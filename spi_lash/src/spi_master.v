==> flow/design.v <==
    module  spi_master (
        input                 clk     , 
        input                 rst_n   , 
        input                 req     ,
        input         [7:0]   din     ,
        input                 finish  ,
        output   reg          done    ,
        output   reg  [7:0]   dout    ,
        output   reg          spi_sclk,
        input                 spi_miso,
        output   reg          spi_mosi,
        output   reg          spi_cs   
    );
        localparam  SCLK_PERIOD = 16    ,
                    SCLK_RISE   = 8     ;
        localparam  CNT_BIT     = 8     ;
        localparam  IDLE        = 3'b001,
                    READY       = 3'b010,
                    TRANS       = 3'b100;
        reg   [7:0]  din_latch;
        reg   [3:0]  sclk_cnt ;
        reg          sclk_done;
        reg   [3:0]  bit_cnt  ;
        reg          csen     ;
        reg   [2:0]  state_c  ;
        reg   [2:0]  state_n  ;
        always@(posedge clk or negedge rst_n)begin
            if(!rst_n)
                din_latch<= 0;
            else if(req)
                din_latch<= din;
            else if(sclk_cnt== SCLK_PERIOD - 2)
                din_latch<= din_latch << 1;
        end
        always@(posedge clk or negedge rst_n)begin
            if(!rst_n)
                state_c<= 0;
            else
                state_c<= state_n  ;
        end
        always@(*)begin
            case(state_c)
                IDLE :begin
                        if(req)
                            state_n = READY ; 
                        else
                            state_n = state_c;
                      end                
                READY:state_n = TRANS ; 
                TRANS:begin
                        if(done)
                            state_n = IDLE; 
                        else
                            state_n = state_c;
                      end
                default:state_n = IDLE;
            endcase
        end
        always@(posedge clk or negedge rst_n)begin
            if(!rst_n)
                csen<= 0;
            else if(finish)
                csen<= 1'b0;
            else if(req)
                csen<= 1'b1;
        end
        always@(posedge clk or negedge rst_n)begin
            if(!rst_n)
                spi_cs<= 1'b1;
            else if(csen)
                spi_cs<= 1'b0;
            else
                spi_cs<= 1'b1;
        end
        always@(posedge clk or negedge rst_n)begin
            if(!rst_n)
                sclk_cnt <= 0;
            else if((sclk_cnt== SCLK_PERIOD - 1)|~csen ) 
                sclk_cnt <= 0;
            else if(csen)
                sclk_cnt <=  sclk_cnt + 1'b1;
        end 
        always@(posedge clk or negedge rst_n)begin
            if(!rst_n)
                sclk_done<= 0;
            else if(sclk_cnt== SCLK_PERIOD - 1)
                sclk_done<= 1'b1;
            else
                sclk_done<= 1'b0;
        end  
        always@(posedge clk or negedge rst_n)begin
            if(!rst_n)
                spi_sclk<= 0;
            else if((sclk_cnt== SCLK_RISE)&csen)
                spi_sclk<= 1'b1;
            else if(sclk_done)
                spi_sclk<= 1'b0;
        end   
        always@(posedge clk or negedge rst_n)begin
            if(!rst_n)
                bit_cnt <= 0;
            else if((bit_cnt == CNT_BIT - 1)&sclk_done)
                bit_cnt <= 0;
            else if(sclk_done)
                bit_cnt <= bit_cnt + 1'b1;
        end   
        always@(posedge clk or negedge rst_n)begin
            if(!rst_n)
                done<= 0;
            else if((bit_cnt == CNT_BIT - 1)&sclk_done)
                done<= 1'b1;
            else
                done<= 1'b0;
        end
        always@(posedge clk or negedge rst_n)begin
            if(!rst_n)
                spi_mosi<= 0;
            else if(sclk_done||(state_c==READY))
                spi_mosi<= din_latch[7] ;
        end
        always@(posedge clk or negedge rst_n)begin
            if(!rst_n)
                dout <= 0;
            else if(sclk_cnt== SCLK_RISE - 1)
                dout <= {dout[6:0],spi_miso};
        end
    endmodule
# From RTL to reports: spi_master
# The steps from the RTL of spi_master to its reports follow in flow order.
# Lines are those of the file above, counted from 1.
# Operators carry their Yosys type and port widths (W data, S select, Z words).
# The mark - stands for no value.
[setup]
top_module = "spi_master"
clock_port = "clk"
library = "sky130hd"
corner = "tt_025C_1v80"

# Word-level counts
# Yosys after proc, flatten, opt, wreduce and memory -nomap, before mapping. Memory bits, and registers merged into a memory's read port (data or address), are not among the register bits. Print and check cells are not counted. Equal cells are merged and count once.
[word_totals]
reg_bits = 33
in_bits = 13
wordCells = 50
out_inout_bits = 12
[op_classes]
addsub = 2
n_logic = 4
n_eq = 10
reduce_logical = 7
n_mux = 16
[ops]
columns = ["op", "count"]
rows = [
  ["$mux W8", 2],
  ["$mux W4", 4],
  ["$eq A4 B4 Y1 const B", 3],
  ["$reduce_bool A2 Y1", 5],
  ["$pmux W3 S3", 1],
  ["$add A4 B1 Y4 const B", 2],
  ["$eq A4 B3 Y1 const B", 2],
  ["$mux W1", 7],
  ["$mux W3", 2],
  ["$ne A2 B2 Y1 const B", 2],
  ["$eq A3 B1 Y1 const B", 1],
  ["$eq A3 B2 Y1 const B", 1],
  ["$eq A3 B3 Y1 const B", 1],
  ["$and A1 B1 Y1", 2],
  ["$reduce_and A2 Y1", 1],
  ["$or A1 B1 Y1", 1],
  ["$logic_or A1 B1 Y1", 1],
  ["$not A1 Y1", 1],
]

# Longest topological paths
# Yosys ltp: most cells in a row. Word level: on the elaborated netlist, between registers, memories and ports. Mapped: between sequential cells and ports; inverters and the memories' decode and read muxes count.
[depth]
ltp_word = 3
abc_area = 0
depth_mapped = 6
mapped_depth_nobuf = 5

# Mapped cells and area
# Source: synth_stat.txt of the flow (Yosys; design flattened, memories mapped). It holds for the ABC_AREA given above (unset counts as 0); a run with the other value may have another netlist.
# The area totals of this step are shown rounded.
[synth_totals]
buffers = 3
cells = 110
mapped_area_um2 = 1370
sequential_area_um2 = 853
flip_flops = 34
[types]
columns = ["type", "count", "type_area_um2"]
rows = [
  ["sky130_fd_sc_hd__dfrtp_1", 32, 800.768],
  ["sky130_fd_sc_hd__mux2_2", 11, 123.869],
  ["sky130_fd_sc_hd__a2bb2oi_1", 7, 61.309],
  ["sky130_fd_sc_hd__dfstp_2", 2, 52.55],
  ["sky130_fd_sc_hd__a21oi_1", 10, 50.048],
  ["sky130_fd_sc_hd__ha_1", 4, 50.048],
  ["sky130_fd_sc_hd__nand2_1", 11, 41.29],
  ["sky130_fd_sc_hd__inv_1", 5, 18.768],
  ["sky130_fd_sc_hd__xnor2_1", 2, 17.517],
  ["sky130_fd_sc_hd__a21o_1", 2, 15.014],
  ["sky130_fd_sc_hd__and3_1", 2, 12.512],
  ["sky130_fd_sc_hd__nand3b_2", 1, 11.261],
  ["sky130_fd_sc_hd__nor2_1", 3, 11.261],
  ["sky130_fd_sc_hd__a221o_1", 1, 10.01],
  ["sky130_fd_sc_hd__and4b_1", 1, 10.01],
  ["sky130_fd_sc_hd__nor3_1", 2, 10.01],
  ["sky130_fd_sc_hd__o21ai_0", 2, 10.01],
  ["sky130_fd_sc_hd__o32ai_1", 1, 8.758],
]
# Other cell types: 10; their cells: 11.

# Path before layout
# OpenSTA on the mapped netlist: ideal clock, no wires. The path of least setup slack (recovery checks aside). Input and output delay are each 20% of the period. Register names are those of the netlist, which keeps one name where synthesis merged equal registers.
[synth_path]
path_type = "register -> register"
start = "register sclk_cnt[0]"
end = "register dout[0]"
path_buffers = 0
t_first_pin_ps = 0
driving_pins = 4
clock_period_ps = 1420
arrival_time_ps = 1155
path_slack_ps = 141
t_required_ps = 1295
delay_ps = 1280
setup_time_ps = 125
synth_period_reached_ps = 1279
# "delay_ps" is the arrival time less input delay plus setup time.
# "driving_pins" counts driving pins, that of a launching flip-flop among them; a cell with two outputs on the path counts twice.
# "synth_period_reached_ps" = period - worst setup slack (recovery checks aside). The figure is calculated, with input and output delays left at 20% of the set period.
# Between the ends stands the longest chain of elaborated cells between them, by number of cells; it is not shown to be the way that was timed. Of several equally long chains one is given.
# A line is the first line of the expression or statement that the cell stems from. Yosys adds cells for indexed reads and writes and turns some case tables into memories.
# A register here has more assigning lines than the two given.
[synth_between]
cell_sequence = "sky130_fd_sc_hd__dfrtp_1 > sky130_fd_sc_hd__ha_1 > sky130_fd_sc_hd__nand3b_2 > sky130_fd_sc_hd__mux2_2"
elab_chain_len = 1
cone_cells = 1
lines_between = 1
cone_classes = "1 x eq/ne"
[synth_lines]
columns = ["element", "line", "text"]
rows = [
  ["start: declaration", 21, "reg   [3:0]  sclk_cnt ;"],
  ["start: assignment", 77, "sclk_cnt <= 0;"],
  ["start: assignment", 81, "sclk_cnt <=  sclk_cnt + 1'b1;"],
  ["$eq A4 B3 Y1", 124, "else if(sclk_cnt== SCLK_RISE - 1)"],
  ["end: assignment", 123, "dout <= 0;"],
  ["end: assignment", 125, "dout <= {dout[6:0],spi_miso};"],
  ["end: declaration", 8, "output   reg  [7:0]   dout    ,"],
]

# Timing after layout
# From the final timing report of run A: the path of least setup slack in the routed layout; clock arrival at registers is part of the times.
# The report prints the path's times to 10 ps; the period is as set.
[layout_path]
path_type = "register -> register"
start = "register sclk_cnt[0]"
end = "register dout[0]"
arrival_time_ps = 1400
t_first_pin_ps = 280
setup_time_ps = 110
path_buffers = 0
t_required_ps = 1460
clock_period_ps = 1290
driving_pins = 4
path_slack_ps = 60
# Between the ends stands the longest chain of elaborated cells between them, by number of cells; it is not shown to be the way that was timed. Of several equally long chains one is given.
# A register here has more assigning lines than the two given.
[layout_between]
cell_sequence = "sky130_fd_sc_hd__dfrtp_1 > sky130_fd_sc_hd__ha_2 > sky130_fd_sc_hd__nand3b_4 > sky130_fd_sc_hd__mux2_2"
elab_chain_len = 1
cone_cells = 1
lines_between = 1
cone_classes = "1 x eq/ne"
[layout_lines]
columns = ["element", "line", "text"]
rows = [
  ["start: declaration", 21, "reg   [3:0]  sclk_cnt ;"],
  ["start: assignment", 77, "sclk_cnt <= 0;"],
  ["start: assignment", 81, "sclk_cnt <=  sclk_cnt + 1'b1;"],
  ["$eq A4 B3 Y1", 124, "else if(sclk_cnt== SCLK_RISE - 1)"],
  ["end: assignment", 123, "dout <= 0;"],
  ["end: assignment", 125, "dout <= {dout[6:0],spi_miso};"],
  ["end: declaration", 8, "output   reg  [7:0]   dout    ,"],
]

# Top module spi_master; platform sky130hd; tools Yosys and OpenROAD; 2 stored runs in no particular order. Input and output delays are each 20% of the period that was set; the output load is 0.01 pF.
# "period_less_ws_ps": clock period set for the run, less the worst setup slack. It is reckoned from that one timing run; input and output delays stay at 20% of the period that was set.
# "worst_path_time_ps" is the time allowed to the run's worst setup path (the clock period less input and output delay, where it has them) less its slack. Clock arrival times count: a late capture clock shortens it, a late launch clock lengthens it.
# "fin_power_uw": no workload was simulated; the value follows from the tool's default switching activity.
# "worst_path_time_ps" is given in steps of 10 ps.
# Values from the reports are rounded here.

[[run]]
name = "run A"
[run.settings]
period_ns = 1.29
CORE_UTILIZATION = 23
CAP_MARGIN = 20
CORE_MARGIN = 2
SLEW_MARGIN = 20
[run.results]
layout_utilization_pct = 32.5
worstSetupSlack_ps = 63
finish.stdcell_area_um2 = 1900
die_um2 = 6610
fin_power_uw = 2300
total_negative_slack_ps = 0
synthesis_area_um2 = 1370
worst_path_time_ps = 1230
worstPathKind = "register -> register"
period_less_ws_ps = 1227

[[run]]
name = "run B"
[run.settings]
period_ns = 0.725
CORE_UTILIZATION = 53
SETUP_SLACK_MARGIN = 0.12
PLACE_DENSITY_LB_ADDON = 0.27
CORE_ASPECT_RATIO = 1.46
CTS_CLUSTER_SIZE = 89
MAX_ROUTING_LAYER = "met4"
CAP_MARGIN = 20
CORE_MARGIN = 2
SLEW_MARGIN = 20
[run.results]
layout_utilization_pct = 84.8
worstSetupSlack_ps = -548
finish.stdcell_area_um2 = 2100
die_um2 = 3020
fin_power_uw = 3600
total_negative_slack_ps = -16400
synthesis_area_um2 = 1370
worst_path_time_ps = 1270
worstPathKind = "register -> register"
period_less_ws_ps = 1273
