==> flow/design.v <==
    module flash_read (
        input                  clk       ,
        input                  rst_n     ,
        input                  rden      ,
        input                  rdid      ,
        input          [23:0]  rdadress  ,
        output   reg           rddone    ,   
        output   reg   [7:0]   rddata    ,
        output   reg           rddata_vld, 
        input                  done      ,
        input          [7:0]   dout      ,
        output   reg           req       ,
        output   reg   [7:0]   din       ,
        output   reg           finish    
    );
    localparam  RD_IDLE   = 7'b000_0001, 
                RDID_CMD  = 7'b000_0010, 
                RDID_DATA = 7'b000_0100, 
                RDDA_CMD  = 7'b000_1000, 
                RDDA_ADDR = 7'b001_0000, 
                RDDA_DATA = 7'b010_0000, 
                RD_DONE   = 7'b100_0000; 
        reg   [23:0] rdadress_latch ;
        reg   [6:0]  state_c        ;
        reg   [6:0]  state_n        ;
        reg   [5:0]  byte_cnt       ;
        reg   [5:0]  BYTE_CNT       ;
        reg          byte_done      ;
        reg  [20:0]  delay_cnt      ;
        reg          delay_done     ;
        reg          req_en         ;
        always@(posedge clk or negedge rst_n)begin
            if(!rst_n)
                rdadress_latch<= 0;
            else if(rden)
                rdadress_latch<= rdadress;
        end
        always@(posedge clk or negedge rst_n)begin
            if(!rst_n)
                state_c<= RD_IDLE;
            else
                state_c<= state_n;
        end 
        always@(*)begin
            case(state_c)
                RD_IDLE  :begin
                            if(rdid)
                                state_n = RDID_CMD ;
                            else if(rden)
                                state_n = RDDA_CMD ;
                            else
                                state_n = state_c;
                          end
                RDID_CMD :begin
                            if(byte_done)
                                state_n = RDID_DATA;
                            else
                                state_n = state_c;
                          end
                RDID_DATA:begin
                            if(byte_done)
                                state_n = RD_DONE;
                            else
                                state_n = state_c;
                          end
                RDDA_CMD :begin
                            if(byte_done)
                                state_n = RDDA_ADDR;
                            else
                                state_n = state_c;
                          end
                RDDA_ADDR:begin
                            if(byte_done)
                                state_n = RDDA_DATA;
                            else
                                state_n = state_c;
                          end
                RDDA_DATA:begin
                            if(byte_done)
                                state_n = RD_DONE  ;
                            else
                                state_n = state_c;
                          end
                RD_DONE  :begin
                            if(delay_done)
                                state_n = RD_IDLE ;
                            else
                                state_n = state_c;
                          end       
                default : state_n = RD_IDLE;
            endcase
        end
        always@(posedge clk or negedge rst_n)begin
            if(!rst_n)
                BYTE_CNT <= 1;
            else if(rden |rdid |((state_c ==RDID_DATA)|(state_c ==RDDA_DATA))&byte_done )
                BYTE_CNT <= 1;
            else if((state_c ==RDID_CMD)&byte_done )
                BYTE_CNT <= 10;
            else if((state_c ==RDDA_CMD)&byte_done)
                BYTE_CNT <= 3;
            else if((state_c ==RDDA_ADDR)&byte_done)
                BYTE_CNT <= 12;
        end
        always@(posedge clk or negedge rst_n)begin
            if(!rst_n)
                byte_cnt <= 0;
            else if((byte_cnt== BYTE_CNT - 1)&done) 
                byte_cnt <= 0;
            else if(done)
                byte_cnt <=  byte_cnt + 1'b1;
        end
        always@(posedge clk or negedge rst_n)begin
            if(!rst_n)
                byte_done<= 0;
            else if((byte_cnt== BYTE_CNT - 1)&done)
                byte_done<= 1'b1;
            else
                byte_done<= 1'b0;
        end
        always@(posedge clk or negedge rst_n)begin
            if(!rst_n)
                delay_cnt <= 0;
            else if(delay_cnt== 125_000 -1) 
                delay_cnt <= 0;
            else if(state_n == RD_DONE)
                delay_cnt <=  delay_cnt + 1'b1;
        end
        always@(posedge clk or negedge rst_n)begin
            if(!rst_n)
                delay_done<= 0;
            else if(delay_cnt== 125_000 -1)
                delay_done<= 1'b1;
            else
                delay_done<= 1'b0;
        end
        always@(posedge clk or negedge rst_n)begin
            if(!rst_n)
                din<= 8'h00;
            else if(rden)
                din<= 8'h03;
            else if(rdid)
                din<= 8'h4B;
            else if((state_c ==RDID_CMD|state_c ==RDDA_ADDR)&byte_done)
                din<=  8'h00;
            else if(state_c ==RDDA_CMD &byte_done)
                din <= rdadress_latch[23:16];
            else if(state_c ==RDDA_ADDR & byte_cnt ==0& done)
                din <= rdadress_latch[16:8];
            else if(state_c ==RDDA_ADDR & byte_cnt ==1& done)
                din <= rdadress_latch[7:0];
        end
        always@(posedge clk or negedge rst_n)begin
            if(!rst_n)
                req_en<= 0;
            else if((((state_c ==RDDA_DATA )&(byte_cnt< BYTE_CNT - 1))|((state_c !=RDDA_DATA)&(state_c !=RD_IDLE)))& done)
                req_en<= 1'b1;
            else
                req_en<= 1'b0;
        end
        always@(posedge clk or negedge rst_n)begin
            if(!rst_n)
                req<= 0;
            else if(rden|req_en|rdid)
                req<= 1'b1;
            else
                req<= 1'b0;
        end
        always@(posedge clk or negedge rst_n)begin
            if(!rst_n)
                finish<= 0;
            else if((state_c ==RDDA_DATA | state_c ==RDID_DATA)&byte_done)
                finish<= 1'b1;
            else
                finish<= 1'b0;
        end
        always@(posedge clk or negedge rst_n)begin
            if(!rst_n)
                rddata<= 0;
            else if((state_c ==RDDA_DATA | state_c ==RDID_DATA )& done)
                rddata<= dout;
        end
        always@(posedge clk or negedge rst_n)begin
            if(!rst_n)
                rddata_vld<= 0;
            else if(state_c ==RDDA_DATA & done)
                rddata_vld<= 1'b1;
            else
                rddata_vld<= 1'b0;
        end
        always@(posedge clk or negedge rst_n)begin
            if(!rst_n)
                rddone<= 0;
            else if(delay_done)
                rddone<= 1'b1;
            else
                rddone<= 1'b0;
        end
    endmodule  
Step by step through the tools: flash_read. Tool output for the design above, in the order of the flow. Lines are those of the file above, counted from 1. Operators carry their Yosys type and port widths (W data, S select, Z words). Library cell names are shortened. Not given: -

Top module: flash_read. Clock input: clk. Library: sky130hd. Timing corner: tt_025C_1v80.

Word level. Yosys after proc, flatten, opt, wreduce and memory -nomap, before mapping. Memory bits, and registers merged into a memory's read port (data or address), are not among the register bits. Print and check cells are not counted. Equal cells are merged and count once.

The figure for bitwise logic cells is 22. The entry for reduce/logical cells reads 6. The entry for magnitude comparators reads 1. For eq/ne operators the number is 13. The figure for muxes and demuxes is 29. Add/subtract/negate cells: 3.

Operators by type and width (number): $mux W7 (7); $mux W8 (6); $pmux W7 S6 (1); $mux W21 (2); $mux W6 (6); $lt A6 B32 Y1 (1); $eq A6 B32 Y1 (1); $add A21 B1 Y21 const B (1); $eq A21 B17 Y1 const B (1); $and A1 B1 Y1 (15); $eq A7 B7 Y1 const B (2); $or A1 B1 Y1 (7); $sub A6 B1 Y7 const B (1); $eq A7 B1 Y1 const B (1); $ne A7 B1 Y1 const B (1); $eq A7 B2 Y1 const B (1); $eq A7 B3 Y1 const B (1); $eq A7 B4 Y1 const B (1); $eq A7 B5 Y1 const B (1); $eq A7 B6 Y1 const B (1); $ne A7 B6 Y1 const B (1); $mux W1 (7); $add A6 B1 Y6 const B (1); $eq A6 B1 Y1 const B (1); $logic_not A6 Y1 (1); $reduce_bool A6 Y1 (1); $reduce_bool A2 Y1 (2); $reduce_bool A4 Y1 (1); $reduce_or A2 Y1 (1).

For output and inout bits the number is 20. The entry for register bits after elaboration reads 87. The figure for input bits is 37.

Longest topological paths. Yosys ltp: most cells in a row. Word level: on the elaborated netlist, between registers, memories and ports. Mapped: between sequential cells and ports; inverters and the memories' decode and read muxes count.

The entry for depth after elaboration reads 9. ABC_AREA: 0. The figure for depth in mapped cells is 9.

Netlist. Yosys stat after the flow's synthesis: flattened, memories mapped to cells. It holds for the ABC_AREA given above (unset counts as 0); a run with the other value may have another netlist.

Cell types: dfrtp_1 (number 85, total area 2127.04 sq um); mux2_2 (number 33, total area 371.606 sq um); ha_1 (number 11, total area 137.632 sq um); nand2_1 (number 32, total area 120.115 sq um); o21ai_0 (number 24, total area 120.115 sq um); dfstp_2 (number 3, total area 78.826 sq um); inv_1 (number 20, total area 75.072 sq um); mux2i_1 (number 7, total area 70.067 sq um); xor2_1 (number 8, total area 70.067 sq um); nor2_1 (number 18, total area 67.565 sq um); xnor2_1 (number 7, total area 61.309 sq um); nand3_1 (number 12, total area 60.058 sq um); a21oi_1 (number 11, total area 55.053 sq um); nor2b_1 (number 8, total area 50.048 sq um); nor3_1 (number 9, total area 45.043 sq um); a22o_1 (number 5, total area 43.792 sq um); a221oi_1 (number 4, total area 35.034 sq um); buf_6 (number 3, total area 33.782 sq um).

Other cell types: 36; their cells: 64.

For mapped flip-flops the number is 88. The figure for buffer cells is 11. For mapped area the number is 4113.9 sq um. Under standard cells after synthesis stands 364. Under sequential part of the area stands 2205.9 sq um.

Timing after synthesis. OpenSTA on the mapped netlist: ideal clock, no wires. The path of least setup slack (recovery checks aside). Input and output delay are each 20% of the period. Register names are those of the netlist, which keeps one name where synthesis merged equal registers.

Kind: reg-to-reg. Start: register (no name shown). End: register byte_cnt[0]. The entry for setup time reads 0.132 ns. Buffers on the path: 0. Time at the first pin: 0.000 ns. Under path delay stands 2.288 ns. For clock period the number is 2.97 ns. The entry for data arrival time reads 2.156 ns. Under stages stands 10. Path slack: 0.682 ns. The entry for synthesis period reached reads 2.288 ns.

"path delay" = arrival - input delay + setup time. "stages": output pins that drive a net of the path, with the launching flip-flop's if there is one; two outputs of one cell count as two. "synthesis period reached" = period - worst setup slack (recovery checks aside). The figure is calculated, with input and output delays left at 20% of the set period. A register here has more assigning lines than the two given.

Cell sequence: dfstp_2 > inv_1 > ha_1 > nor3b_1 > inv_1 > ha_1 > nand3_1 > nor4_1 > or3b_2 > o21ai_0.

RTL lines, path after synthesis: to (assign) (line 107) `byte_cnt <= 0;`; to (assign) (line 111) `byte_cnt <=  byte_cnt + 1'b1;`; to (decl) (line 26) `reg   [5:0]  byte_cnt       ;`.

Chain of elaborated cells between the ends: none given.

Worst path after layout. Path of least setup slack in the final report of stored run 2 (OpenROAD, finished layout, wires in). Where an end is a register, its clock arrival counts in the times.

Kind: reg-to-reg. Start: register delay_cnt[8]. End: register delay_cnt[20]. Time at the first pin: 0.35 ns. The entry for setup time reads 0.11 ns. Path slack: 0.27 ns. The entry for data arrival time reads 2.38 ns. For clock period the number is 2.42 ns. Buffers on the path: 0. Under stages stands 7.

The rows between start and end are the longest chain of elaborated cells between them; the timing report does not say that the signal goes this way. Where chains are equally long, one stands for them. Each line given opens the expression or statement behind the cell; cells for indexed reads and writes are added by Yosys, which also makes memories of some case tables. A register here has more assigning lines than the two given.

Cell sequence: dfrtp_1 > or4b_1 > or4_1 > or3_4 > clkinv_4 > nor2_2 > mux2_4. The entry for cells in the longest elaborated chain reads 3.

RTL lines, path after layout: from (decl) (line 29) `reg  [20:0]  delay_cnt      ;`; from (assign) (line 123) `delay_cnt <= 0;`; from (assign) (line 127) `delay_cnt <=  delay_cnt + 1'b1;`; $add A21 B1 Y21 (line 127); $mux W21 (line 126) `else if(state_n == RD_DONE)`; $mux W21 (line 124) `else if(delay_cnt== 125_000 -1)`; to (assign) (line 123); to (assign) (line 127); to (decl) (line 29).

Flow measurements of flash_read on sky130hd: 2 stored runs with different settings, listed in no order. Input and output delays are each 20% of the period that was set; the output load is 0.01 pF. "achieved clock period" = clock period - worst setup slack. The figure is calculated, with input and output delays left at 20% of the set period. "time of the worst setup path": the worst setup path's part of the clock period (all of it between registers, 20% less for each end at a port) less its slack. A launch clock that arrives late makes it longer, a capture clock that arrives late makes it shorter. "power consumption" rests on the timing tool's default activity at the inputs, not on a simulated workload.

Stored run 1 has these settings: period_ns 3.41; CORE_UTILIZATION 47; PLACE_DENSITY_LB_ADDON 0.07; CORE_MARGIN 10; CELL_PAD_IN_SITES_GLOBAL_PLACEMENT 2; ABC_AREA 1; GPL_TIMING_DRIVEN 1; GPL_ROUTABILITY_DRIVEN 1; CTS_CLUSTER_SIZE 77; CTS_CLUSTER_DIAMETER 36; SLEW_MARGIN 20; MIN_ROUTING_LAYER met2; MAX_ROUTING_LAYER met4; CAP_MARGIN 20. Outcome: not finished: placement ended with error FLW-0024.

Stored run 2 has these settings: period_ns 2.42; SETUP_SLACK_MARGIN 0.28; CAP_MARGIN 20; CORE_MARGIN 2; CORE_UTILIZATION 40; SLEW_MARGIN 20. For the full die area the run shows 11112.3 sq um. For the achieved clock period the run shows 2.151 ns. The standard-cell area after routing is 5358.9 sq um. The time of the worst setup path is 2.15 ns. Type of the worst setup path: reg-to-reg. The post-route utilization is 52.9%. The setup total negative slack comes to 0.000 ns. The worst slack on setup checks comes to 0.269 ns. The power consumption reads 4202 µW. The netlist area reported by Yosys is 4113.9 sq um.
